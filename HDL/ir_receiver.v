==> flow/design.v <==
module ir_receiver(PCLK,ir_recv,start_bit,GOT_HIT,
                    PENABLE,
					PSEL,
					PRESETN,
					PWRITE,
					PREADY,
					PSLVERR,
					PADDR,
					PWDATA,
					PRDATA);
input PENABLE, PSEL, PRESETN, PWRITE;
input  [31:0] PWDATA;
input  [7:0] PADDR;
output reg [31:0] PRDATA;
output PREADY, PSLVERR;
assign BUS_WRITE_EN = (PENABLE && PWRITE && PSEL);
assign BUS_READ_EN = (!PWRITE && PSEL); 
assign PREADY = 1'b1;
assign PSLVERR = 1'b0;
input PCLK;
input ir_recv;
reg [31:0] count3 = 0;
output reg start_bit;
reg [4:0] bit_pos = 10;
reg [10:0] DATA_RECEIVED = 0;
reg [31:0] count4 = 0;
wire ir_recv_sync;
wire ir_temp;
output reg GOT_HIT = 0;
reg [3:0] count5;
reg [31:0] got_hit_counter = 12000000;
reg [10:0] DATA_WHEN_HIT = 0;
d_flip_flop d1(PCLK,ir_recv,ir_temp);
d_flip_flop d2(PCLK,ir_temp,ir_recv_sync);
always @(posedge PCLK) begin
    if (got_hit_counter > 15000099)
        got_hit_counter <= 0;
    if (got_hit_counter < 15000100) begin
        got_hit_counter <= got_hit_counter + 1;
        GOT_HIT <= 0;
    end
    if (DATA_RECEIVED[10:9] == 2'b10 && DATA_RECEIVED[1:0] == 2'b10 && got_hit_counter > 15000000) begin
        DATA_WHEN_HIT[10:0] <= DATA_RECEIVED[10:0];
        GOT_HIT <= 1;
        got_hit_counter <= 0;
    end
    if (BUS_READ_EN) begin
        PRDATA[10:0] <=  DATA_WHEN_HIT[10:0];
        PRDATA[31:11] <= 0;
        DATA_RECEIVED[10:0] <= 0;
    end
    if (ir_recv_sync == 0) begin
        count3 <= count3 + 1;
    end
    else begin
        if (count3 != 0) begin
            if (count3 > 85000 && count3 < 115000) begin
                start_bit <= 1;
            end
            count3 <= 0;
        end
    end
    if (start_bit == 1) begin
        if (ir_recv_sync == 0) 
            count4 <= count4 + 1;
        else begin
            if (count4 != 0) begin
                if (count4 >= 40000) 
                    DATA_RECEIVED[bit_pos] <= 1;
                else
                    DATA_RECEIVED[bit_pos] <= 0;
                if (bit_pos == 0) begin
                    start_bit <= 0;
                    bit_pos <= 10;
                end
                else
                    bit_pos <= bit_pos - 1;
                count4 <= 0;
            end
        end
    end
end
endmodule
module d_flip_flop(clk,data_in,data_out);
    input clk,data_in;
    output reg data_out;
    always @(posedge clk) begin
        data_out <= data_in;
    end
endmodule
## Reports on ir_receiver

What the tools print for ir_receiver, step after step.
Line numbers count from 1 in the design file above.
Operators carry their Yosys type and port widths (W data, S select, Z words).
Cell names lack the library's common part.
Not given: -

- Top: ir_receiver
- Clock: PCLK
- Cell library: sky130hd
- Corner: tt_025C_1v80

## Word level

Source: Yosys, flattened and elaborated, memories not mapped. Widths are those after wreduce. Registers that Yosys merges into a memory's read port (data or address) are not register bits. Print and check cells do not count. Equal cells are merged and count once.

- Add/subtract/negate cells: 5
- $lt $le $gt $ge: 6
- Eq/ne operators: 4
- Shift-type cells: 2
- Multiplexer cells: 18
- Bitwise operators: 4
- Reductions and logical operators: 11

Operator list:

| cell | count |
|---|---|
| $mux W32 | 6 |
| $add A32 B1 Y32 const B | 3 |
| $gt A32 B24 Y1 const B | 2 |
| $reduce_bool A32 Y1 | 2 |
| $mux W11 | 5 |
| $ge A32 B16 Y1 const B | 1 |
| $gt A32 B17 Y1 const B | 1 |
| $lt A32 B17 Y1 const B | 1 |
| $lt A32 B24 Y1 const B | 1 |
| $shift A1 B6 Y11 const A | 2 |
| $or A11 B11 Y11 | 2 |
| $and A11 B11 Y11 | 1 |
| $not A11 Y11 | 1 |
| $mux W1 | 7 |
| $neg A5 Y6 | 1 |
| $sub A5 B1 Y5 const B | 1 |
| $logic_not A5 Y1 | 1 |
| $logic_and A1 B1 Y1 | 4 |
| $eq A2 B2 Y1 const B | 2 |
| $ne A2 B2 Y1 const B | 2 |
| $reduce_and A3 Y1 | 1 |
| $reduce_and A2 Y1 | 1 |
| $reduce_bool A2 Y1 | 1 |
| $logic_not A1 Y1 | 1 |

- Flip-flop bits (word level): 138
- Bits of input ports: 46
- Word-level cells: 61

## Depth

Yosys ltp: most cells in a row. Word level: on the elaborated netlist, between registers, memories and ports. Mapped: between sequential cells and ports; inverters and the memories' decode and read muxes count.

- Word-level depth: 9
- ABC_AREA: 0
- Depth in mapped cells: 8

## Synthesis result

Source: synth_stat.txt of the flow (Yosys; design flattened, memories mapped). It holds for the ABC_AREA given above (unset counts as 0); a run with the other value may have another netlist.
The area totals of this step are shown rounded.

- Standard cells after synthesis: 679
- Synthesis area: 6890 um^2
- Sequential part of the area: 3670 um^2
- Flip-flops: 138

Cell types:

| cell | count | total area (um^2) |
|---|---|---|
| edfxtp_1 | 91 | 2.73E+03 |
| dfxtp_1 | 47 | 940.902 |
| xnor2_1 | 55 | 481.712 |
| nor2_1 | 89 | 334.07 |
| nor4_1 | 36 | 225.216 |
| nand3_1 | 37 | 185.178 |
| buf_4 | 23 | 172.666 |
| nor3_1 | 32 | 160.154 |
| nand2_1 | 39 | 146.39 |
| inv_1 | 34 | 127.622 |
| ha_1 | 10 | 125.12 |
| xor2_1 | 13 | 113.859 |
| a21oi_1 | 17 | 85.082 |
| nand4_1 | 13 | 81.328 |
| o21ai_0 | 15 | 75.072 |
| or3_1 | 12 | 75.072 |
| mux2i_1 | 7 | 70.067 |
| clkbuf_1 | 18 | 67.565 |

Other cell types: 35; their cells: 91.
By module: a second synthesis without flattening, with its own total; a netlist apart from the flattened one above.

- Cells (unflattened synthesis): 652
- Area total of the unflattened synthesis: 6780 um^2

Rows give one instance, submodules left out.

Modules:

| module | instances | cells | area (um^2) | seq. area (um^2) |
|---|---|---|---|---|
| ir_receiver | 1 | 650 | 6740 | 3630 |
| d_flip_flop | 2 | 1 | 20.0 | 20.0 |

## Timing after synthesis

Source: OpenSTA report_checks on the synthesized netlist (no wires, ideal clock, input and output delay 20% of the period each), path of least setup slack; recovery checks are left aside. Register names are those of the netlist, which keeps one name where synthesis merged equal registers.

- Kind: register to register
- From: register count4[0]
- To: register count4[0]
- Period: 5.28 ns
- Time at the first pin: 0.000 ns
- Arrival time: 3.282 ns
- Required time: 4.810 ns
- Slack: 1.528 ns
- Path delay: 3.752 ns
- Stages: 7
- Buffers on the path: 0
- Synthesis period reached: 3.752 ns

"path delay" is the arrival time less input delay plus setup time.
"stages" counts driving pins, that of a launching flip-flop among them; a cell with two outputs on the path counts twice.
"synthesis period reached" = period - worst setup slack (recovery checks aside). The figure is calculated, with input and output delays left at 20% of the set period.
The rows between start and end are the longest chain of elaborated cells between them; the timing report does not say that the signal goes this way. Where chains are equally long, one stands for them.
Each line given opens the expression or statement behind the cell; cells for indexed reads and writes are added by Yosys, which also makes memories of some case tables.
The path ends at the enable pin of a flip-flop; only ways to that pin are counted.

- Cells stage by stage: edfxtp_1 > inv_1 > ha_1 > nor4b_1 > nand4_1 > nor2_1 > a21boi_0
- Cells in the longest elaborated chain: 3
- Elaborated cells between the ends (all ways): 3
- Source lines of those cells: 1
- Those cells by class: 1 x eq/ne; 2 x reduce/logical

RTL lines, path post-synthesis:

| element | line | source |
|---|---|---|
| start, declared | 26 | `reg [31:0] count4 = 0;` |
| start, assigned | 65 | `count4 <= count4 + 1;` |
| start, assigned | 78 | `count4 <= 0;` |
| $reduce_bool A32 Y1 | 67 | `if (count4 != 0) begin` |
| $ne A2 B2 Y1 | - |  |
| $reduce_and A2 Y1 | - |  |
| end, assigned | 65 |  |
| end, assigned | 78 |  |
| end, declared | 26 |  |

## Timing after layout

From the final timing report of run A: the path of least setup slack in the routed layout; clock arrival at registers is part of the times.

- Kind: register to register
- From: register count3[11]
- To: register count3[0]
- Period: 3.77 ns
- Time at the first pin: 0.42 ns
- Arrival time: 2.58 ns
- Required time: 3.91 ns
- Slack: 1.33 ns
- Stages: 6
- Buffers on the path: 1

The rows between start and end are the longest chain of elaborated cells between them; the timing report does not say that the signal goes this way. Where chains are equally long, one stands for them.
The path ends at the enable pin of a flip-flop; only ways to that pin are counted.

- Cells stage by stage: edfxtp_1 > nor4_2 > or4b_2 > nor4_2 > nand2_2 > buf_4
- Cells in the longest elaborated chain: 2
- Elaborated cells between the ends (all ways): 2
- Source lines of those cells: 1
- Those cells by class: 1 x eq/ne; 1 x reduce/logical

RTL lines, path after layout:

| element | line | source |
|---|---|---|
| start, declared | 22 | `reg [31:0] count3 = 0;` |
| start, assigned | 53 | `count3 <= count3 + 1;` |
| start, assigned | 60 | `count3 <= 0;` |
| $reduce_bool A32 Y1 | 56 | `if (count3 != 0) begin` |
| $ne A2 B2 Y1 | - |  |
| end, assigned | 53 |  |
| end, assigned | 60 |  |
| end, declared | 22 |  |

Ticket comment

Module ir_receiver, platform sky130hd: 2 stored runs of the flow (Yosys, OpenROAD) with differing settings, in no particular order. Input and output delays are each 20% of the period that was set; the output load is 0.01 pF.
"allowed time less slack (worst setup path)" is the time allowed to the run's worst setup path (the clock period less input and output delay, where it has them) less its slack. Clock arrival times count: a late capture clock shortens it, a late launch clock lengthens it.
Results are given in rounded form.

### Run A

==> flow/run.sh <==
#!/bin/bash
# the make line also repeats the synthesis and layout settings of config.mk as NAME=value (left out here)
make -C /OpenROAD-flow-scripts/flow DESIGN_CONFIG=/design/flow/config.mk WORK_HOME=/design/flow/orfs CLKGATE_MAP_FILE= finish
==> flow/config.mk <==
export PLATFORM = sky130hd
export DESIGN_NAME = ir_receiver
export DESIGN_NICKNAME = ir_receiver
export VERILOG_FILES = /design/flow/design.v
export SDC_FILE = /design/flow/constraint.sdc
export NUM_CORES = 4
export LEC_CHECK = 0
export ABC_AREA = 0
export CAP_MARGIN = 30
export CELL_PAD_IN_SITES_DETAIL_PLACEMENT = 0
export CELL_PAD_IN_SITES_GLOBAL_PLACEMENT = 2
export CORE_ASPECT_RATIO = 1.09
export CORE_MARGIN = 2
export CORE_UTILIZATION = 18
export GPL_ROUTABILITY_DRIVEN = 1
export SETUP_SLACK_MARGIN = 1.01
export SLEW_MARGIN = 20
==> flow/constraint.sdc <==
create_clock -name core_clock -period 3.77 [get_ports {PCLK}]
set_input_delay 0.7540 -clock core_clock [delete_from_list [all_inputs] [get_ports {PCLK}]]
set_output_delay 0.7540 -clock core_clock [all_outputs]
set_load 0.01 [all_outputs]

Results of run A:
- Synthesis area: 6890 um^2
- Die footprint: 39800 um^2
- Standard-cell area after layout: 8160 um^2
- Worst setup slack after layout: 1.33 ns
- Allowed time less slack (worst setup path): 2.44 ns
- Class of the worst setup path: register to register

### Run B

==> flow/run.sh <==
#!/bin/bash
# the make line also repeats the synthesis and layout settings of config.mk as NAME=value (left out here)
make -C /OpenROAD-flow-scripts/flow DESIGN_CONFIG=/design/flow/config.mk WORK_HOME=/design/flow/orfs CLKGATE_MAP_FILE= finish
==> flow/config.mk <==
export PLATFORM = sky130hd
export DESIGN_NAME = ir_receiver
export DESIGN_NICKNAME = ir_receiver
export VERILOG_FILES = /design/flow/design.v
export SDC_FILE = /design/flow/constraint.sdc
export NUM_CORES = 4
export LEC_CHECK = 0
export CAP_MARGIN = 20
export CELL_PAD_IN_SITES_GLOBAL_PLACEMENT = 0
export CORE_MARGIN = 2
export CORE_UTILIZATION = 45
export CTS_CLUSTER_DIAMETER = 133
export GPL_ROUTABILITY_DRIVEN = 1
export GPL_TIMING_DRIVEN = 0
export MAX_ROUTING_LAYER = met4
export MIN_ROUTING_LAYER = met1
export PLACE_DENSITY_LB_ADDON = 0.28
export SETUP_SLACK_MARGIN = -0.07
export SLEW_MARGIN = 25
export TNS_END_PERCENT = 50
==> flow/constraint.sdc <==
create_clock -name core_clock -period 2.51 [get_ports {PCLK}]
set_input_delay 0.5020 -clock core_clock [delete_from_list [all_inputs] [get_ports {PCLK}]]
set_output_delay 0.5020 -clock core_clock [all_outputs]
set_load 0.01 [all_outputs]

Results of run B:
- Synthesis area: 6890 um^2
- Die footprint: 16300 um^2
- Standard-cell area after layout: 8020 um^2
- Worst setup slack after layout: 0.104 ns
- Allowed time less slack (worst setup path): 2.41 ns
- Class of the worst setup path: register to register
